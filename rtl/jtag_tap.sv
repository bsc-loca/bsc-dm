==> flow/design.v <==
module jtag_tap(
                tms_pad_i,
                tck_pad_i,
                trst_pad_i,
                tdi_pad_i,
                tdo_pad_o,
                tdo_padoe_o,
                shift_dr_o,
                pause_dr_o,
                update_dr_o,
                capture_dr_o,
                extest_select_o,
                sample_preload_select_o,
                mbist_select_o,
                debug_select_o,
                dtmcs_select_o,
                dmi_select_o,
                tdo_o,
                debug_tdi_i,     
                bs_chain_tdi_i,  
                mbist_tdi_i,     
                dtmcs_tdi_i,
                dmi_tdi_i,
		idcode_i	 
              );
input   tms_pad_i;       
input   tck_pad_i;       
input   trst_pad_i;      
input   tdi_pad_i;       
output  tdo_pad_o;       
output  tdo_padoe_o;     
output  shift_dr_o;
output  pause_dr_o;
output  update_dr_o;
output  capture_dr_o;
output  extest_select_o;
output  sample_preload_select_o;
output  mbist_select_o;
output  debug_select_o;
output  dtmcs_select_o;
output  dmi_select_o;
output  tdo_o;
input   debug_tdi_i;     
input   bs_chain_tdi_i;  
input   mbist_tdi_i;     
input   dtmcs_tdi_i;
input   dmi_tdi_i;
input [31:0]  idcode_i;
reg     test_logic_reset;
reg     run_test_idle;
reg     select_dr_scan;
reg     capture_dr;
reg     shift_dr;
reg     exit1_dr;
reg     pause_dr;
reg     exit2_dr;
reg     update_dr;
reg     select_ir_scan;
reg     capture_ir;
reg     shift_ir, shift_ir_neg;
reg     exit1_ir;
reg     pause_ir;
reg     exit2_ir;
reg     update_ir;
reg     extest_select;
reg     sample_preload_select;
reg     idcode_select;
reg     mbist_select;
reg     debug_select;
reg     bypass_select;
reg     dtmcs_select;
reg     dmi_select;
reg     tdo_pad_o;
reg     tdo_padoe_o;
reg     tms_q1, tms_q2, tms_q3, tms_q4;
wire    tms_reset;
assign tdo_o = tdi_pad_i;
assign shift_dr_o = shift_dr;
assign pause_dr_o = pause_dr;
assign update_dr_o = update_dr;
assign capture_dr_o = capture_dr;
assign extest_select_o = extest_select;
assign sample_preload_select_o = sample_preload_select;
assign mbist_select_o = mbist_select;
assign debug_select_o = debug_select;
assign dtmcs_select_o = dtmcs_select;
assign dmi_select_o = dmi_select;
always @ (posedge tck_pad_i)
begin
  tms_q1 <= tms_pad_i;
  tms_q2 <= tms_q1;
  tms_q3 <= tms_q2;
  tms_q4 <= tms_q3;
end
assign tms_reset = tms_q1 & tms_q2 & tms_q3 & tms_q4 & tms_pad_i;     
always @ (posedge tck_pad_i or posedge trst_pad_i)
begin
  if(trst_pad_i)
    test_logic_reset<=1'b1;
  else if (tms_reset)
    test_logic_reset<=1'b1;
  else
    begin
      if(tms_pad_i & (test_logic_reset | select_ir_scan))
        test_logic_reset<=1'b1;
      else
        test_logic_reset<=1'b0;
    end
end
always @ (posedge tck_pad_i or posedge trst_pad_i)
begin
  if(trst_pad_i)
    run_test_idle<=1'b0;
  else if (tms_reset)
    run_test_idle<=1'b0;
  else
  if(~tms_pad_i & (test_logic_reset | run_test_idle | update_dr | update_ir))
    run_test_idle<=1'b1;
  else
    run_test_idle<=1'b0;
end
always @ (posedge tck_pad_i or posedge trst_pad_i)
begin
  if(trst_pad_i)
    select_dr_scan<=1'b0;
  else if (tms_reset)
    select_dr_scan<=1'b0;
  else
  if(tms_pad_i & (run_test_idle | update_dr | update_ir))
    select_dr_scan<=1'b1;
  else
    select_dr_scan<=1'b0;
end
always @ (posedge tck_pad_i or posedge trst_pad_i)
begin
  if(trst_pad_i)
    capture_dr<=1'b0;
  else if (tms_reset)
    capture_dr<=1'b0;
  else
  if(~tms_pad_i & select_dr_scan)
    capture_dr<=1'b1;
  else
    capture_dr<=1'b0;
end
always @ (posedge tck_pad_i or posedge trst_pad_i)
begin
  if(trst_pad_i)
    shift_dr<=1'b0;
  else if (tms_reset)
    shift_dr<=1'b0;
  else
  if(~tms_pad_i & (capture_dr | shift_dr | exit2_dr))
    shift_dr<=1'b1;
  else
    shift_dr<=1'b0;
end
always @ (posedge tck_pad_i or posedge trst_pad_i)
begin
  if(trst_pad_i)
    exit1_dr<=1'b0;
  else if (tms_reset)
    exit1_dr<=1'b0;
  else
  if(tms_pad_i & (capture_dr | shift_dr))
    exit1_dr<=1'b1;
  else
    exit1_dr<=1'b0;
end
always @ (posedge tck_pad_i or posedge trst_pad_i)
begin
  if(trst_pad_i)
    pause_dr<=1'b0;
  else if (tms_reset)
    pause_dr<=1'b0;
  else
  if(~tms_pad_i & (exit1_dr | pause_dr))
    pause_dr<=1'b1;
  else
    pause_dr<=1'b0;
end
always @ (posedge tck_pad_i or posedge trst_pad_i)
begin
  if(trst_pad_i)
    exit2_dr<=1'b0;
  else if (tms_reset)
    exit2_dr<=1'b0;
  else
  if(tms_pad_i & pause_dr)
    exit2_dr<=1'b1;
  else
    exit2_dr<=1'b0;
end
always @ (posedge tck_pad_i or posedge trst_pad_i)
begin
  if(trst_pad_i)
    update_dr<=1'b0;
  else if (tms_reset)
    update_dr<=1'b0;
  else
  if(tms_pad_i & (exit1_dr | exit2_dr))
    update_dr<=1'b1;
  else
    update_dr<=1'b0;
end
always @ (posedge tck_pad_i or posedge trst_pad_i)
begin
  if(trst_pad_i)
    select_ir_scan<=1'b0;
  else if (tms_reset)
    select_ir_scan<=1'b0;
  else
  if(tms_pad_i & select_dr_scan)
    select_ir_scan<=1'b1;
  else
    select_ir_scan<=1'b0;
end
always @ (posedge tck_pad_i or posedge trst_pad_i)
begin
  if(trst_pad_i)
    capture_ir<=1'b0;
  else if (tms_reset)
    capture_ir<=1'b0;
  else
  if(~tms_pad_i & select_ir_scan)
    capture_ir<=1'b1;
  else
    capture_ir<=1'b0;
end
always @ (posedge tck_pad_i or posedge trst_pad_i)
begin
  if(trst_pad_i)
    shift_ir<=1'b0;
  else if (tms_reset)
    shift_ir<=1'b0;
  else
  if(~tms_pad_i & (capture_ir | shift_ir | exit2_ir))
    shift_ir<=1'b1;
  else
    shift_ir<=1'b0;
end
always @ (posedge tck_pad_i or posedge trst_pad_i)
begin
  if(trst_pad_i)
    exit1_ir<=1'b0;
  else if (tms_reset)
    exit1_ir<=1'b0;
  else
  if(tms_pad_i & (capture_ir | shift_ir))
    exit1_ir<=1'b1;
  else
    exit1_ir<=1'b0;
end
always @ (posedge tck_pad_i or posedge trst_pad_i)
begin
  if(trst_pad_i)
    pause_ir<=1'b0;
  else if (tms_reset)
    pause_ir<=1'b0;
  else
  if(~tms_pad_i & (exit1_ir | pause_ir))
    pause_ir<=1'b1;
  else
    pause_ir<=1'b0;
end
always @ (posedge tck_pad_i or posedge trst_pad_i)
begin
  if(trst_pad_i)
    exit2_ir<=1'b0;
  else if (tms_reset)
    exit2_ir<=1'b0;
  else
  if(tms_pad_i & pause_ir)
    exit2_ir<=1'b1;
  else
    exit2_ir<=1'b0;
end
always @ (posedge tck_pad_i or posedge trst_pad_i)
begin
  if(trst_pad_i)
    update_ir<=1'b0;
  else if (tms_reset)
    update_ir<=1'b0;
  else
  if(tms_pad_i & (exit1_ir | exit2_ir))
    update_ir<=1'b1;
  else
    update_ir<=1'b0;
end
reg [5-1:0]  jtag_ir;           
reg [5-1:0]  latched_jtag_ir, latched_jtag_ir_neg;
reg                   instruction_tdo;
always @ (posedge tck_pad_i or posedge trst_pad_i)
begin
  if(trst_pad_i)
    jtag_ir[5-1:0] <= 5'b0;
  else if(capture_ir)
    jtag_ir <= 5'b0101;           
  else if(shift_ir)
    jtag_ir[5-1:0] <= {tdi_pad_i, jtag_ir[5-1:1]};
end
always @ (negedge tck_pad_i)
begin
  instruction_tdo <= jtag_ir[0];
end
reg [31:0] idcode_reg;
reg        idcode_tdo;
always @ (posedge tck_pad_i)
begin
  if(idcode_select & shift_dr)
    idcode_reg <= {tdi_pad_i, idcode_reg[31:1]};
  else
    idcode_reg <= idcode_i;
end
always @ (negedge tck_pad_i)
begin
    idcode_tdo <= idcode_reg[0];
end
reg  bypassed_tdo;
reg  bypass_reg;
always @ (posedge tck_pad_i or posedge trst_pad_i)
begin
  if (trst_pad_i)
    bypass_reg<=1'b0;
  else if(shift_dr)
    bypass_reg<=tdi_pad_i;
end
always @ (negedge tck_pad_i)
begin
  bypassed_tdo <=bypass_reg;
end
always @ (posedge tck_pad_i or posedge trst_pad_i)
begin
  if(trst_pad_i)
    latched_jtag_ir <=5'b00010;    
  else if (tms_reset)
    latched_jtag_ir <=5'b00010;    
  else if(update_ir)
    latched_jtag_ir <=jtag_ir;
end
always @ (latched_jtag_ir)
begin
  extest_select           = 1'b0;
  sample_preload_select   = 1'b0;
  idcode_select           = 1'b0;
  mbist_select            = 1'b0;
  debug_select            = 1'b0;
  bypass_select           = 1'b0;
  dtmcs_select            = 1'b0;
  dmi_select              = 1'b0;
  case(latched_jtag_ir)     
    5'b00000:            extest_select           = 1'b1;     
    5'b00001:    sample_preload_select   = 1'b1;     
    5'b00010:            idcode_select           = 1'b1;     
    5'b01001:             mbist_select            = 1'b1;     
    5'b01000:             debug_select            = 1'b1;     
    5'b01111:            bypass_select           = 1'b1;     
    5'b10000:             dtmcs_select            = 1'b1;     
    5'b10001:               dmi_select              = 1'b1;     
    default:            bypass_select           = 1'b1;     
  endcase
end
always @ (shift_ir_neg or exit1_ir or instruction_tdo or latched_jtag_ir_neg or idcode_tdo or
          debug_tdi_i or bs_chain_tdi_i or mbist_tdi_i or
          bypassed_tdo or dtmcs_tdi_i or dmi_tdi_i)
begin
  if(shift_ir_neg)
    tdo_pad_o = instruction_tdo;
  else
    begin
      case(latched_jtag_ir_neg)     
        5'b00010:            tdo_pad_o = idcode_tdo;        
        5'b01000:             tdo_pad_o = debug_tdi_i;       
        5'b00001:    tdo_pad_o = bs_chain_tdi_i;    
        5'b00000:            tdo_pad_o = bs_chain_tdi_i;    
        5'b01001:             tdo_pad_o = mbist_tdi_i;       
        5'b10000:             tdo_pad_o = dtmcs_tdi_i;       
        5'b10001:               tdo_pad_o = dmi_tdi_i;         
        default:            tdo_pad_o = bypassed_tdo;      
      endcase
    end
end
always @ (negedge tck_pad_i)
begin
  tdo_padoe_o <= shift_ir | shift_dr | (pause_dr & debug_select);
end
always @ (negedge tck_pad_i)
begin
  shift_ir_neg <= shift_ir;
  latched_jtag_ir_neg <= latched_jtag_ir;
end
endmodule
# --- Tool chain data of jtag_tap ---
# The steps from the RTL of jtag_tap to its reports follow in flow order.
# Lines are those of the file above, counted from 1.
# Cell names lack the library's common part.
setup:
  top_module: "jtag_tap"
  clk_port: "tck_pad_i"
  lib: "sky130hd"
  lib_corner: "tt_025C_1v80"

# --- Word level ---
# Yosys after proc, flatten, opt, wreduce and memory -nomap, before mapping. Memory bits, and registers merged into a memory's read port (data or address), are not among the register bits. Print and check cells are not counted. Equal cells are merged and count once.
# Yosys's memory passes give these memory sizes; they may raise the number of words (mostly to a power of two), join words into wider ones and drop unused or constant bits.
op_classes:
  compare: 0
  n_mux: 39
  equal: 6
  logic: 39
  mul: 0
  reduce_and_logical: 4
  n_addsub: 0
  shift: 0
  div: 0
op_table:
  columns: ["op", "count"]
  rows:
  - ["1-bit two-way mux", 33]
  - ["32-bit two-way mux", 1]
  - ["1-bit AND", 22]
  - ["5-bit two-way mux", 4]
  - ["1-bit bitwise OR", 16]
  - ["5-bit by 4-bit == test with 1-bit output with constant B", 2]
  - ["5-bit == test with constant B", 2]
  - ["1-bit parallel mux with 6-bit select", 1]
  - ["5-bit by 1-bit == test with 1-bit output with constant B", 1]
  - ["5-bit by 2-bit == test with 1-bit output with constant B", 1]
  - ["5-bit zero test", 1]
  - ["2-bit nonzero test", 2]
  - ["2-bit OR reduction", 1]
  - ["1-bit NOT", 1]
word_totals:
  n_memories: 1
  regBits: 73
  clocked_rd_ports_x_width: 0
  mem_bits_ro: 256
  mem_bits_rw: 0
  wordCells: 119
  latch_bits: 0
memory_table:
  columns: ["memory", "words", "word_bits", "rd", "wr", "line", "rtl"]
  rows:
  - ["(name not given)", 32, 8, 1, 0, 351, "case(latched_jtag_ir)"]

# --- Depth ---
# Yosys ltp: most cells in a row. Word level: on the elaborated netlist, between registers, memories and ports. Mapped: between sequential cells and ports; inverters and the memories' decode and read muxes count.
logic_depth:
  depth_word: 6
  abc_area: 0
  depth_mapped: 4
  ltp_nobuf: 4

# --- After synthesis ---
# Source: synth_stat.txt of the flow (Yosys; design flattened, memories mapped). It holds for the ABC_AREA given above (unset counts as 0); a run with the other value may have another netlist.
# The area totals of this step are shown rounded.
synth_totals:
  ffs: 73
  stdcells: 197
  area_mm2: 0.0025
  buffers: 7
by_type:
  columns: ["type", "count", "area_total_um2"]
  rows:
  - ["dfxtp_1", 46, 920.883]
  - ["dfrtp_1", 25, 625.6]
  - ["mux2_2", 31, 349.085]
  - ["nor2_1", 29, 108.854]
  - ["mux2i_1", 10, 100.096]
  - ["dfstp_2", 2, 52.55]
  - ["nor3_1", 8, 40.038]
  - ["buf_6", 3, 33.782]
  - ["and3_1", 5, 31.28]
  - ["a211o_1", 3, 26.275]
  - ["nor2b_1", 4, 25.024]
  - ["mux2_1", 2, 22.522]
  - ["nand2_1", 6, 22.522]
  - ["o21ai_0", 4, 20.019]
  - ["nor3_4", 1, 16.266]
  - ["inv_1", 4, 15.014]
  - ["nand2b_1", 2, 12.512]
  - ["clkbuf_1", 3, 11.261]
# Other cell types: 9; their cells: 9.

# Stored flow runs of jtag_tap (2 of them; Yosys, OpenROAD, sky130hd). They differ in their settings and are not a sequence. Constraints: input delay and output delay 20% of the set period each, output load 0.01 pF.
# "fin_power_w": no workload was simulated; the value follows from the tool's default switching activity.
# The results are shown rounded.
runs:
  - name: "entry A"
    settings:
      period_ns: 2.98
      CORE_UTILIZATION: 24
      SETUP_SLACK_MARGIN: 0.78
      PLACE_DENSITY_LB_ADDON: 0.02
      CORE_ASPECT_RATIO: 0.56
      CELL_PAD_IN_SITES_DETAIL_PLACEMENT: 2
      GPL_ROUTABILITY_DRIVEN: 0
      CTS_CLUSTER_SIZE: 20
      SLEW_MARGIN: 0
      MIN_ROUTING_LAYER: "met2"
      CAP_MARGIN: 20
      CORE_MARGIN: 2
    results:
      synthArea_mm2: 0.0025
      die_area_mm2: 0.0113
      timing.setup.ws_ns: -0.795
      fin_util_pct: 37.1
      timing.hold.ws_ns: 0.353
      timing.setup.tns_ns: -0.795
      fin_power_w: 0.00331
      finalCellArea_mm2: 0.00369
  - name: "entry B"
    settings:
      period_ns: 4.12
      CORE_UTILIZATION: 34
      CELL_PAD_IN_SITES_DETAIL_PLACEMENT: 2
      ABC_AREA: 1
      CTS_CLUSTER_SIZE: 34
      MIN_ROUTING_LAYER: "met1"
      CAP_MARGIN: 20
      CORE_MARGIN: 2
      SLEW_MARGIN: 20
    results:
      fin_util_pct: 44.9
      timing.hold.ws_ns: 0.359
      die_area_mm2: 0.00905
      timing.setup.tns_ns: -0.198
      finalCellArea_mm2: 0.00365
      synthArea_mm2: 0.00283
      fin_power_w: 0.00198
      timing.setup.ws_ns: -0.198
